==> flow/design.v <==
module ascii_2_morse (
    input clk_24,                
    input rst,                   
    input [6:0] ascii_code,      
    output reg [6:0] morse_code, 
    output reg [2:0] morse_len   
    );
    reg [9:0] numbers [0:9];
    reg [9:0] letters [0:25];
    reg [9:0] punctuation [0:18];
    initial begin
        numbers[0] = {7'b001_1111, 3'd5};  
        numbers[1] = {7'b001_1110, 3'd5};  
        numbers[2] = {7'b001_1100, 3'd5};  
        numbers[3] = {7'b001_1000, 3'd5};  
        numbers[4] = {7'b001_0000, 3'd5};  
        numbers[5] = {7'b000_0000, 3'd5};  
        numbers[6] = {7'b000_0001, 3'd5};  
        numbers[7] = {7'b000_0011, 3'd5};  
        numbers[8] = {7'b000_0111, 3'd5};  
        numbers[9] = {7'b000_1111, 3'd5};  
        letters[0]  = {7'b000_0010, 3'd2};  
        letters[1]  = {7'b000_0001, 3'd4};  
        letters[2]  = {7'b000_0101, 3'd4};  
        letters[3]  = {7'b000_0001, 3'd3};  
        letters[4]  = {7'b000_0000, 3'd1};  
        letters[5]  = {7'b000_0100, 3'd4};  
        letters[6]  = {7'b000_0011, 3'd3};  
        letters[7]  = {7'b000_0000, 3'd4};  
        letters[8]  = {7'b000_0000, 3'd2};  
        letters[9]  = {7'b000_1110, 3'd4};  
        letters[10] = {7'b000_0101, 3'd3};  
        letters[11] = {7'b000_0010, 3'd4};  
        letters[12] = {7'b000_0011, 3'd2};  
        letters[13] = {7'b000_0001, 3'd2};  
        letters[14] = {7'b000_0111, 3'd3};  
        letters[15] = {7'b000_0110, 3'd4};  
        letters[16] = {7'b000_1011, 3'd4};  
        letters[17] = {7'b000_0010, 3'd3};  
        letters[18] = {7'b000_0000, 3'd3};  
        letters[19] = {7'b000_0001, 3'd1};  
        letters[20] = {7'b000_0100, 3'd3};  
        letters[21] = {7'b000_1000, 3'd4};  
        letters[22] = {7'b000_0110, 3'd3};  
        letters[23] = {7'b000_1001, 3'd4};  
        letters[24] = {7'b000_1101, 3'd4};  
        letters[25] = {7'b000_0011, 3'd4};  
        punctuation[0]  = {7'b000_0000, 3'd7};  
        punctuation[1]  = {7'b011_0101, 3'd6};  
        punctuation[2]  = {7'b001_0010, 3'd6};  
        punctuation[3]  = {7'b100_1000, 3'd7};  
        punctuation[4]  = {7'b000_0010, 3'd5};  
        punctuation[5]  = {7'b001_1110, 3'd6};  
        punctuation[6]  = {7'b000_1101, 3'd5};  
        punctuation[7]  = {7'b010_1101, 3'd6};  
        punctuation[8]  = {7'b000_1010, 3'd5};  
        punctuation[9]  = {7'b011_0011, 3'd6};  
        punctuation[10] = {7'b010_0001, 3'd6};  
        punctuation[11] = {7'b010_1010, 3'd6};  
        punctuation[12] = {7'b000_1001, 3'd5};  
        punctuation[13] = {7'b000_0111, 3'd6};  
        punctuation[14] = {7'b001_0101, 3'd6};  
        punctuation[15] = {7'b001_0001, 3'd5};  
        punctuation[16] = {7'b000_1100, 3'd6};  
        punctuation[17] = {7'b001_0110, 3'd6};  
        punctuation[18] = {7'b010_1100, 3'd6};  
    end
    always @(posedge clk_24) begin
        if (rst)
            {morse_code, morse_len} <= 10'b0;
        else if (ascii_code >= 48 && ascii_code < 58)
            {morse_code, morse_len} <= numbers[ascii_code - 48];
        else if (ascii_code >= 65 && ascii_code < 91)
            {morse_code, morse_len} <= letters[ascii_code - 65];
        else if (ascii_code >= 97 && ascii_code < 122)
            {morse_code, morse_len} <= letters[ascii_code - 97];
        else begin
            case (ascii_code)
                7'd32   : {morse_code, morse_len} <= punctuation[0];
                7'd33   : {morse_code, morse_len} <= punctuation[1];
                7'd34   : {morse_code, morse_len} <= punctuation[2];
                7'd36   : {morse_code, morse_len} <= punctuation[3];
                7'd38   : {morse_code, morse_len} <= punctuation[4];
                7'd39   : {morse_code, morse_len} <= punctuation[5];
                7'd40   : {morse_code, morse_len} <= punctuation[6];
                7'd41   : {morse_code, morse_len} <= punctuation[7];
                7'd43   : {morse_code, morse_len} <= punctuation[8];
                7'd44   : {morse_code, morse_len} <= punctuation[9];
                7'd45   : {morse_code, morse_len} <= punctuation[10];
                7'd46   : {morse_code, morse_len} <= punctuation[11];
                7'd47   : {morse_code, morse_len} <= punctuation[12];
                7'd58   : {morse_code, morse_len} <= punctuation[13];
                7'd59   : {morse_code, morse_len} <= punctuation[14];
                7'd61   : {morse_code, morse_len} <= punctuation[15];
                7'd63   : {morse_code, morse_len} <= punctuation[16];
                7'd64   : {morse_code, morse_len} <= punctuation[17];
                7'd95   : {morse_code, morse_len} <= punctuation[18];
                default : {morse_code, morse_len} <= 10'b0;
            endcase
        end
    end
endmodule
# == Tool chain data of ascii_2_morse ==
# Tool output for the design above, in the order of the flow.
# Lines are those of the file above, counted from 1.
# Operators carry their Yosys type and port widths (W data, S select, Z words).
# Cell names lack the library's common part.
# The mark n/a stands for no value.
# inputs
top,ascii_2_morse
clock,clk_24
library,sky130hd
lib_corner,tt_025C_1v80

# == Word level ==
# Source: Yosys, flattened and elaborated, memories not mapped. Widths are those after wreduce; folded enables and synchronous resets count as part of the registers. Registers that Yosys merges into a memory's read port (data or address) are not register bits. Print and check cells do not count.
# Yosys's memory passes give these memory sizes; they may raise the number of words (mostly to a power of two), join words into wider ones and drop unused or constant bits.
# word_totals
elab_cells,40
mem_bits_ro,520
output_inout_bits,10
mem_count,3
ff_bits,10
input_bits,9
# mem_list
memory,words,word_bits,line_no,source
punctuation,32,9,10,reg [9:0] punctuation [0:18];
letters,26,7,9,reg [9:0] letters [0:25];
numbers,10,5,8,reg [9:0] numbers [0:9];
# classes
n_reduce_logical,3
add_sub_neg,3
mux,4
cmp,6
eq_ne,19
# ops
cell,n
$pmux W10 S19,1
$eq A7 B6 Y1 const B,17
$mux W10,3
$ge A7 B7 Y1 const B,2
$lt A7 B7 Y1 const B,2
$eq A7 B7 Y1 const B,2
$sub A5 B1 Y5 const B,2
$ge A7 B6 Y1 const B,1
$lt A7 B6 Y1 const B,1
$sub A4 B1 Y4 const B,1
$logic_and A1 B1 Y1,3

# == Longest topological paths ==
# Yosys ltp: most cells in a row. Word level: on the elaborated netlist, between registers, memories and ports. Mapped: between sequential cells and ports; inverters and the memories' decode and read muxes count.
# depth
depth_word,5
ABC_AREA,0
mapped_depth,14
ltp_nobuf,9

# == Netlist ==
# Source: synth_stat.txt of the flow (Yosys; design flattened, memories mapped). It holds for the ABC_AREA given above (unset counts as 0); a run with the other value may have another netlist.
# synth_totals
ff_cells,10
synth_area_mm2,0.0015502
cells,227
# by_type
cell,n
dfxtp_1,10
ha_1,9
a21oi_1,22
o21ai_0,17
nor2_1,19
mux2i_1,6
o211ai_1,8
clkbuf_1,13
nand2_1,13
inv_1,12
nor2b_1,6
a221oi_1,4
nor3_1,7
and2_1,5
nand2b_1,5
nand3_1,6
o31ai_1,4
a311oi_1,3
# Not listed: further types 34, cells in them 58.

# == Path before layout ==
# OpenSTA on the mapped netlist: ideal clock, no wires. The path of least setup slack (recovery checks aside). Input and output delay are each 20% of the period. Register names are those of the netlist, which keeps one name where synthesis merged equal registers.
# synth_timing
path_kind,in2reg
startpoint,input ascii_code[0]
endpoint,register morse_code[2]
t_required_ns,3.763
slack_ns,0.401
in_delay_ns,0.780
arrival_ns,3.362
path_buffers,4
launch_ns,0.780
driving_pins,13
period_ns,3.9
delay_ns,2.719
synth_period_reached_ns,3.499
# "delay_ns" = arrival - input delay + setup time.
# "driving_pins" counts driving pins, that of a launching flip-flop among them; a cell with two outputs on the path counts twice.
# "synth_period_reached_ns" = period - worst setup slack (recovery checks aside). The figure is calculated, with input and output delays left at 20% of the set period.
# Between the ends stands the longest chain of elaborated cells between them, by number of cells; it is not shown to be the way that was timed. Of several equally long chains one is given.
# A line is the first line of the expression or statement that the cell stems from. Yosys adds cells for indexed reads and writes and turns some case tables into memories.
# A memory read counts as a cell of the chain, while the word-level depth stops at memories.
# synth_between
path_cell_list,clkbuf_1 clkbuf_1 inv_1 ha_1 clkbuf_1 inv_1 ha_1 clkbuf_1 mux2_2 o211ai_1 a21boi_0 o22ai_1 a221oi_1
elab_chain_cells,5
cells_between,37
classes_between,3 x add/sub; 6 x compare; 19 x eq/ne; 4 x mux; 3 x reduce/logical; 2 x memory
# synth_lines
item,line_no,source
"start, declared",4,"input [6:0] ascii_code,"
$sub A5 B1 Y5,76,"{morse_code, morse_len} <= letters[ascii_code - 97];"
$mem_v2 Z26 W7,9,reg [9:0] letters [0:25];
$mux W10,75,else if (ascii_code >= 97 && ascii_code < 122)
$mux W10,73,else if (ascii_code >= 65 && ascii_code < 91)
$mux W10,71,else if (ascii_code >= 48 && ascii_code < 58)
"end, declared",5,"output reg [6:0] morse_code,"

# == Path in the finished layout ==
# Path of least setup slack in the final report of record 1 (OpenROAD, finished layout, wires in). Where an end is a register, its clock arrival counts in the times.
# layout_timing
path_kind,in2reg
startpoint,input ascii_code[1]
endpoint,register morse_code[1]
period_ns,4.09
t_required_ns,4.22
path_buffers,4
arrival_ns,3.88
in_delay_ns,0.82
launch_ns,0.82
slack_ns,0.35
driving_pins,13
# Between the ends stands the longest chain of elaborated cells between them, by number of cells; it is not shown to be the way that was timed. Of several equally long chains one is given.
# A memory read counts as a cell of the chain, while the word-level depth stops at memories.
# layout_between
path_cell_list,clkdlybuf4s50_1 buf_6 inv_1 ha_2 clkbuf_4 inv_1 ha_1 clkbuf_2 mux2i_1 a21o_1 nand2_1 a311oi_1 a2111oi_2
elab_chain_cells,5
cells_between,37
classes_between,3 x add/sub; 6 x compare; 19 x eq/ne; 4 x mux; 3 x reduce/logical; 2 x memory
# layout_lines
item,line_no,source
"start, declared",4,"input [6:0] ascii_code,"
$sub A5 B1 Y5,76,"{morse_code, morse_len} <= letters[ascii_code - 97];"
$mem_v2 Z26 W7,9,reg [9:0] letters [0:25];
$mux W10,75,else if (ascii_code >= 97 && ascii_code < 122)
$mux W10,73,else if (ascii_code >= 65 && ascii_code < 91)
$mux W10,71,else if (ascii_code >= 48 && ascii_code < 58)
"end, declared",5,"output reg [6:0] morse_code,"

# Record of 2 stored runs of the RTL-to-layout flow on ascii_2_morse, platform sky130hd. The runs are unordered. Constraints: input delay and output delay 20% of the set period each, output load 0.01 pF.
# By "worst_setup_path_time_ns" is meant the share of the clock period that the worst setup path is allowed (20% is reserved at inputs, 20% at outputs), minus its slack. Clock arrival times at its registers enter into it.
# "design_power_w" rests on the timing tool's default activity at the inputs, not on a simulated workload.
# Among the settings, -- means not set for that run.
run name,period_ns,CORE_UTILIZATION,SETUP_SLACK_MARGIN,PLACE_DENSITY_LB_ADDON,GPL_TIMING_DRIVEN,CTS_CLUSTER_SIZE,SLEW_MARGIN,CAP_MARGIN,CORE_MARGIN,design_power_w,post_route_stdcell_area_mm2,fin_hold_ws_ns,design.die.area_mm2,worst_setup_path_time_ns,critical_path_type,ys_area_mm2,worst_setup_slack_ns,final_util_pct
record 1,4.09,66,0.13,0.25,0,31,0,20,2,0.0003535,0.0018005,1.318,0.0027526,2.93,in2reg,0.0015502,0.346,81.4
record 2,3.56,25,--,--,--,--,20,20,2,0.0004687,0.0018856,1.290,0.0068467,2.26,in2reg,0.0015502,0.583,31.7
