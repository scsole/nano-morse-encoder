==> flow/design.v <==
`default_nettype	none
module rxuart(i_clk, i_reset, i_setup, i_uart_rx, o_wr, o_data, o_break,
			o_parity_err, o_frame_err, o_ck_uart);
	parameter [30:0] INITIAL_SETUP = 31'd868;
	input	wire		i_clk, i_reset;
	input	wire	[30:0]	i_setup;
	input	wire		i_uart_rx;
	output	reg		o_wr;
	output	reg	[7:0]	o_data;
	output	reg		o_break;
	output	reg		o_parity_err, o_frame_err;
	output	wire		o_ck_uart;
	wire	[27:0]	clocks_per_baud, break_condition, half_baud;
	wire	[1:0]	data_bits;
	wire		use_parity, parity_even, dblstop, fixd_parity;
	reg	[29:0]	r_setup;
	reg	[3:0]	state;
	assign	clocks_per_baud = { 4'h0, r_setup[23:0] };
	assign	data_bits   = r_setup[29:28];
	assign	dblstop     = r_setup[27];
	assign	use_parity  = r_setup[26];
	assign	fixd_parity = r_setup[25];
	assign	parity_even = r_setup[24];
	assign	break_condition = { r_setup[23:0], 4'h0 };
	assign	half_baud = { 5'h00, r_setup[23:1] }-28'h1;
	reg	[27:0]	baud_counter;
	reg		zero_baud_counter;
	reg	q_uart, qq_uart, ck_uart;
	initial	q_uart  = 1'b0;
	initial	qq_uart = 1'b0;
	initial	ck_uart = 1'b0;
	always @(posedge i_clk)
	begin
		q_uart <= i_uart_rx;
		qq_uart <= q_uart;
		ck_uart <= qq_uart;
	end
	assign	o_ck_uart = ck_uart;
	reg	[27:0]	chg_counter;
	initial	chg_counter = 28'h00;
	always @(posedge i_clk)
		if (i_reset)
			chg_counter <= 28'h00;
		else if (qq_uart != ck_uart)
			chg_counter <= 28'h00;
		else if (chg_counter < break_condition)
			chg_counter <= chg_counter + 1;
	initial	o_break    = 1'b0;
	always @(posedge i_clk)
		o_break <= ((chg_counter >= break_condition)&&(~ck_uart))? 1'b1:1'b0;
	reg	line_synch;
	initial	line_synch = 1'b0;
	always @(posedge i_clk)
		line_synch <= ((chg_counter >= break_condition)&&(ck_uart));
	reg	half_baud_time;
	initial	half_baud_time = 0;
	always @(posedge i_clk)
		half_baud_time <= (~ck_uart)&&(chg_counter >= half_baud);
	initial	r_setup     = INITIAL_SETUP[29:0];
	always @(posedge i_clk)
		if (state >= 4'he)
			r_setup <= i_setup[29:0];
	initial	state = 4'he;
	always @(posedge i_clk)
	begin
		if (i_reset)
			state <= 4'he;
		else if (state == 4'he)
		begin
			if (line_synch)
				state <= 4'hf;
			else  
				state <= 4'he;
		end else if (o_break)
		begin  
			state <= 4'hd;
		end else if (state == 4'hd)
		begin  
			if (ck_uart)
				state <= 4'hf;
			else
				state <= 4'hd;
		end else if (state == 4'hf)
		begin  
			if ((~ck_uart)&&(half_baud_time))
			begin
				case (data_bits)
				2'b00: state <= 4'h0;
				2'b01: state <= 4'h1;
				2'b10: state <= 4'h2;
				2'b11: state <= 4'h3;
				endcase
			end else  
				state <= 4'hf;
		end else if (zero_baud_counter)
		begin
			if (state < 4'h7)
				state <= state + 1;
			else if (state == 4'h7)
				state <= (use_parity) ? 4'h8:4'h9;
			else if (state == 4'h8)
				state <= 4'h9;
			else if (state == 4'h9)
			begin  
				if (~ck_uart)  
					state <= 4'he;
				else if (dblstop)
					state <= 4'ha;
				else
					state <= 4'hf;
			end else  
			begin
				if (~ck_uart)  
					state <= 4'he;
				else
					state <= 4'hf;
			end
		end
	end
	reg	[7:0]	data_reg;
	always @(posedge i_clk)
		if ((zero_baud_counter)&&(state != 4'h8))
			data_reg <= { ck_uart, data_reg[7:1] };
	reg		calc_parity;
	always @(posedge i_clk)
		if (state == 4'hf)
			calc_parity <= 0;
		else if (zero_baud_counter)
			calc_parity <= calc_parity ^ ck_uart;
	initial	o_parity_err = 1'b0;
	always @(posedge i_clk)
		if ((zero_baud_counter)&&(state == 4'h8))
		begin
			if (fixd_parity)
				o_parity_err <= (ck_uart ^ parity_even);
			else if (parity_even)
				o_parity_err <= (calc_parity != ck_uart);
			else
				o_parity_err <= (calc_parity == ck_uart);
		end else if (state >= 4'hd)
			o_parity_err <= 1'b0;
	initial	o_frame_err  = 1'b0;
	always @(posedge i_clk)
		if ((zero_baud_counter)&&((state == 4'h9)
						||(state == 4'ha)))
			o_frame_err <= (o_frame_err)||(~ck_uart);
		else if ((zero_baud_counter)||(state >= 4'hd))
			o_frame_err <= 1'b0;
	initial	o_data = 8'h00;
	reg	pre_wr;
	initial	pre_wr = 1'b0;
	always @(posedge i_clk)
		if (i_reset)
		begin
			pre_wr <= 1'b0;
			o_data <= 8'h00;
		end else if ((zero_baud_counter)&&(state == 4'h9))
		begin
			pre_wr <= 1'b1;
			case (data_bits)
			2'b00: o_data <= data_reg;
			2'b01: o_data <= { 1'b0, data_reg[7:1] };
			2'b10: o_data <= { 2'b0, data_reg[7:2] };
			2'b11: o_data <= { 3'b0, data_reg[7:3] };
			endcase
		end else if ((zero_baud_counter)||(state == 4'hf))
			pre_wr <= 1'b0;
	initial	o_wr   = 1'b0;
	always @(posedge i_clk)
		if ((zero_baud_counter)||(state == 4'hf))
			o_wr <= (pre_wr)&&(!i_reset);
		else
			o_wr <= 1'b0;
	always @(posedge i_clk)
		if (i_reset)
			baud_counter <= clocks_per_baud-28'h01;
		else if (zero_baud_counter)
			baud_counter <= clocks_per_baud-28'h01;
		else case(state)
			4'he:baud_counter <= clocks_per_baud-28'h01;
			4'hd:	baud_counter <= clocks_per_baud-28'h01;
			4'hf:	baud_counter <= clocks_per_baud-28'h01;
			default:	baud_counter <= baud_counter-28'h01;
		endcase
	initial	zero_baud_counter = 1'b0;
	always @(posedge i_clk)
		if (state == 4'hf)
			zero_baud_counter <= 1'b0;
		else
		zero_baud_counter <= (baud_counter == 28'h01);
endmodule
# From RTL to reports: rxuart
# The steps from the RTL of rxuart to its reports follow in flow order.
# Line numbers count from 1 in the design file above.
# Operators carry their Yosys type and port widths (W data, S select, Z words).
# Cell names lack the library's common part.
# A cell with n/a has no value.
[inputs]
design = "rxuart"
clock = "i_clk"
lib = "sky130hd"
corner = "tt_025C_1v80"

# Word-level counts
# Yosys after proc, flatten, opt, wreduce and memory -nomap, before mapping. Memory bits, and registers merged into a memory's read port (data or address), are not among the register bits. Print and check cells are not counted. Equal cells are merged and count once.
[word_totals]
out_inout_bits = 13
ff_bits = 118
in_bits = 34
word_cells = 98
[op_classes]
n_cmp = 6
reduce_and_logical = 21
muxes = 30
eq_ne = 15
add_sub_neg = 5
logic = 3
[ops]
columns = ["op", "n"]
rows = [
  ["$mux W28", 3],
  ["$ge A28 B28 Y1", 2],
  ["$pmux W8 S4", 1],
  ["$add A28 B1 Y28 const B", 1],
  ["$sub A28 B1 Y28 const B", 1],
  ["$eq A28 B1 Y1 const B", 1],
  ["$lt A28 B28 Y1", 1],
  ["$mux W4", 7],
  ["$sub A24 B1 Y25 const B", 1],
  ["$sub A23 B1 Y24 const B", 1],
  ["$eq A4 B4 Y1 const B", 6],
  ["$pmux W4 S4", 1],
  ["$mux W3", 5],
  ["$mux W1", 12],
  ["$logic_and A1 B1 Y1", 9],
  ["$ge A4 B4 Y1 const B", 2],
  ["$reduce_bool A2 Y1", 3],
  ["$reduce_bool A5 Y1", 1],
  ["$logic_or A1 B1 Y1", 4],
  ["$eq A2 B2 Y1 const B", 2],
  ["$add A4 B1 Y4 const B", 1],
  ["$lt A4 B3 Y1 const B", 1],
  ["$eq A4 B3 Y1 const B", 1],
  ["$ne A4 B4 Y1 const B", 1],
  ["$reduce_or A3 Y1", 1],
  ["$ne A1 B1 Y1", 2],
  ["$xor A1 B1 Y1", 2],
  ["$eq A2 B1 Y1 const B", 1],
]
# Not listed: further kinds 6, cells in them 6.

# Depth
# Yosys ltp: most cells in a row. Word level: on the elaborated netlist, between registers, memories and ports. Mapped: between sequential cells and ports; inverters and the memories' decode and read muxes count.
[depth]
ltp_word = 11
ABC_AREA = 0
mapped_depth = 14
ltp_nobuf = 13

# Synthesis result
# The flow's flattened synthesis, as Yosys stat reports it; memories are mapped. The netlist is that of the ABC_AREA named above (0 if unset); the other value can give another one.
# The area totals of this step are shown rounded.
[synth_totals]
mapped_area_um2 = 7371
seq_area_um2 = 2763
ffs = 118
cells = 794
buf_cells = 35
[by_type]
columns = ["cell", "n", "area_total_um2"]
rows = [
  ["dfxtp_1", 78, 1.56E+03],
  ["edfxtp_1", 40, 1.2E+03],
  ["ha_1", 64, 800.768],
  ["xnor2_1", 51, 446.678],
  ["nand2_1", 68, 255.245],
  ["nor2_1", 61, 228.97],
  ["a21oi_1", 43, 215.206],
  ["mux2i_1", 20, 200.192],
  ["nand3_1", 37, 185.178],
  ["xor2_1", 19, 166.41],
  ["nand4_1", 24, 150.144],
  ["inv_1", 35, 131.376],
  ["o21ai_0", 24, 120.115],
  ["or3_1", 19, 118.864],
  ["nor3_1", 21, 105.101],
  ["o41ai_1", 11, 96.342],
  ["clkbuf_1", 25, 93.84],
  ["mux4_2", 4, 90.086],
]
# Not listed: further types 48, cells in them 150.

# Path before layout
# OpenSTA on the mapped netlist: ideal clock, no wires. The path of least setup slack (recovery checks aside). Input and output delay are each 20% of the period. Register names are those of the netlist, which keeps one name where synthesis merged equal registers.
[synth_path]
path_type = "reg-to-reg"
startpoint = "register r_setup[4]"
endpoint = "register half_baud_time"
delay_ps = 2843
stages = 14
setup_slack_ps = 707
arrival_time_ps = 2721
setup_ps = 122
t_required_ps = 3428
clock_period_ps = 3550
launch_ps = 0
path_buffers = 1
period_less_setup_slack_ps = 2843
# "delay_ps" is the arrival time less input delay plus setup time.
# "stages": output pins that drive a net of the path, with the launching flip-flop's if there is one; two outputs of one cell count as two.
# "period_less_setup_slack_ps" is the clock period less the worst setup slack; recovery checks do not enter. This is arithmetic on one report: input and output delays are still those of the set period (20% each).
# The rows between start and end are the longest chain of elaborated cells between them; the timing report does not say that the signal goes this way. Where chains are equally long, one stands for them.
# A line is the first line of the expression or statement that the cell stems from. Yosys adds cells for indexed reads and writes and turns some case tables into memories.
[synth_between]
cell_sequence = "edfxtp_1 clkbuf_2 nor4_4 nand3_1 nor4_2 nand4_1 xnor2_1 ha_1 a21o_1 a21o_1 a21oi_1 nand2_1 o211ai_1 a21oi_1"
elab_chain_len = 3
cone_cells = 3
cone_lines = 2
cone_classes = "1 x add/sub; 1 x compare; 1 x reduce/logical"
[synth_lines]
columns = ["item", "line", "source"]
rows = [
  ["start: declaration", 16, "reg [29:0] r_setup;"],
  ["start: assignment", 62, "r_setup <= i_setup[29:0];"],
  ["$sub A23 B1 Y24", 25, "assign half_baud = { 5'h00, r_setup[23:1] }-28'h1;"],
  ["$ge A28 B28 Y1", 58, "half_baud_time <= (~ck_uart)&&(chg_counter >= half_baud);"],
  ["$logic_and A1 B1 Y1", 58, ""],
  ["end: assignment", 58, ""],
  ["end: declaration", 55, "reg half_baud_time;"],
]

# Timing after layout
# From the final timing report of entry A: the path of least setup slack in the routed layout; clock arrival at registers is part of the times.
# The report prints the path's times to 10 ps; the period is as set.
[layout_path]
path_type = "reg-to-reg"
startpoint = "register r_setup[4]"
endpoint = "register half_baud_time"
arrival_time_ps = 3690
path_buffers = 1
setup_ps = 140
t_required_ps = 4490
clock_period_ps = 4190
stages = 14
launch_ps = 430
setup_slack_ps = 800
# The rows between start and end are the longest chain of elaborated cells between them; the timing report does not say that the signal goes this way. Where chains are equally long, one stands for them.
[layout_between]
cell_sequence = "edfxtp_1 nor4_4 nand3_1 nor4_2 buf_4 nand2_1 xnor2_1 ha_1 and4_1 nand3_1 a21oi_1 a211o_1 o211ai_1 a21oi_1"
elab_chain_len = 3
cone_cells = 3
cone_lines = 2
cone_classes = "1 x add/sub; 1 x compare; 1 x reduce/logical"
[layout_lines]
columns = ["item", "line", "source"]
rows = [
  ["start: declaration", 16, "reg [29:0] r_setup;"],
  ["start: assignment", 62, "r_setup <= i_setup[29:0];"],
  ["$sub A23 B1 Y24", 25, "assign half_baud = { 5'h00, r_setup[23:1] }-28'h1;"],
  ["$ge A28 B28 Y1", 58, "half_baud_time <= (~ck_uart)&&(chg_counter >= half_baud);"],
  ["$logic_and A1 B1 Y1", 58, ""],
  ["end: assignment", 58, ""],
  ["end: declaration", 55, "reg half_baud_time;"],
]

# Measured data: module rxuart, platform sky130hd, 2 stored runs of the flow under differing settings, order arbitrary. Input and output delays are each 20% of the period that was set; the output load is 0.01 pF.
# "clock_period_reached_ps": clock period set for the run, less the worst setup slack. It is reckoned from that one timing run; input and output delays stay at 20% of the period that was set.
# "worst_path_ps" = time allowed to the worst setup path (clock period - input delay - output delay, where it has them) - its slack; a late launch clock adds to it, a late capture clock takes from it.
# "power_total_uw" is the tool's figure for a default switching activity; nothing was simulated.
# "worst_path_ps" is known to 10 ps.
# Measured values are rounded.

[[run]]
name = "entry A"
[run.settings]
period_ns = 4.19
CORE_UTILIZATION = 17
SETUP_SLACK_MARGIN = -0.05
PLACE_DENSITY_LB_ADDON = 0.14
CORE_ASPECT_RATIO = 0.86
CORE_MARGIN = 2
TNS_END_PERCENT = 50
GPL_TIMING_DRIVEN = 1
GPL_ROUTABILITY_DRIVEN = 1
CTS_CLUSTER_SIZE = 68
CAP_MARGIN = 5
MIN_ROUTING_LAYER = "met1"
SLEW_MARGIN = 20
[run.results]
design.die.area_um2 = 45040
final_setup_ws_ps = 801
synthArea_um2 = 7371
worst_path_ps = 3390
critical_path_type = "reg-to-reg"
layout_utilization_frac = 0.214
clock_period_reached_ps = 3389
stdcell_area_um2 = 9128
hold_ws_ps = 330
power_total_uw = 3053
fin_tns_ps = 0

[[run]]
name = "entry B"
[run.settings]
period_ns = 3.06
CORE_UTILIZATION = 18
SETUP_SLACK_MARGIN = 0.61
PLACE_DENSITY = 0.74
CELL_PAD_IN_SITES_GLOBAL_PLACEMENT = 2
CELL_PAD_IN_SITES_DETAIL_PLACEMENT = 2
GPL_ROUTABILITY_DRIVEN = 1
CTS_CLUSTER_SIZE = 53
CAP_MARGIN = 30
CORE_MARGIN = 2
SLEW_MARGIN = 20
[run.results]
worst_path_ps = 3080
critical_path_type = "reg-to-reg"
layout_utilization_frac = 0.258
fin_tns_ps = -21
clock_period_reached_ps = 3081
design.die.area_um2 = 42580
final_setup_ws_ps = -21
synthArea_um2 = 7371
stdcell_area_um2 = 10480
power_total_uw = 4004
hold_ws_ps = 337
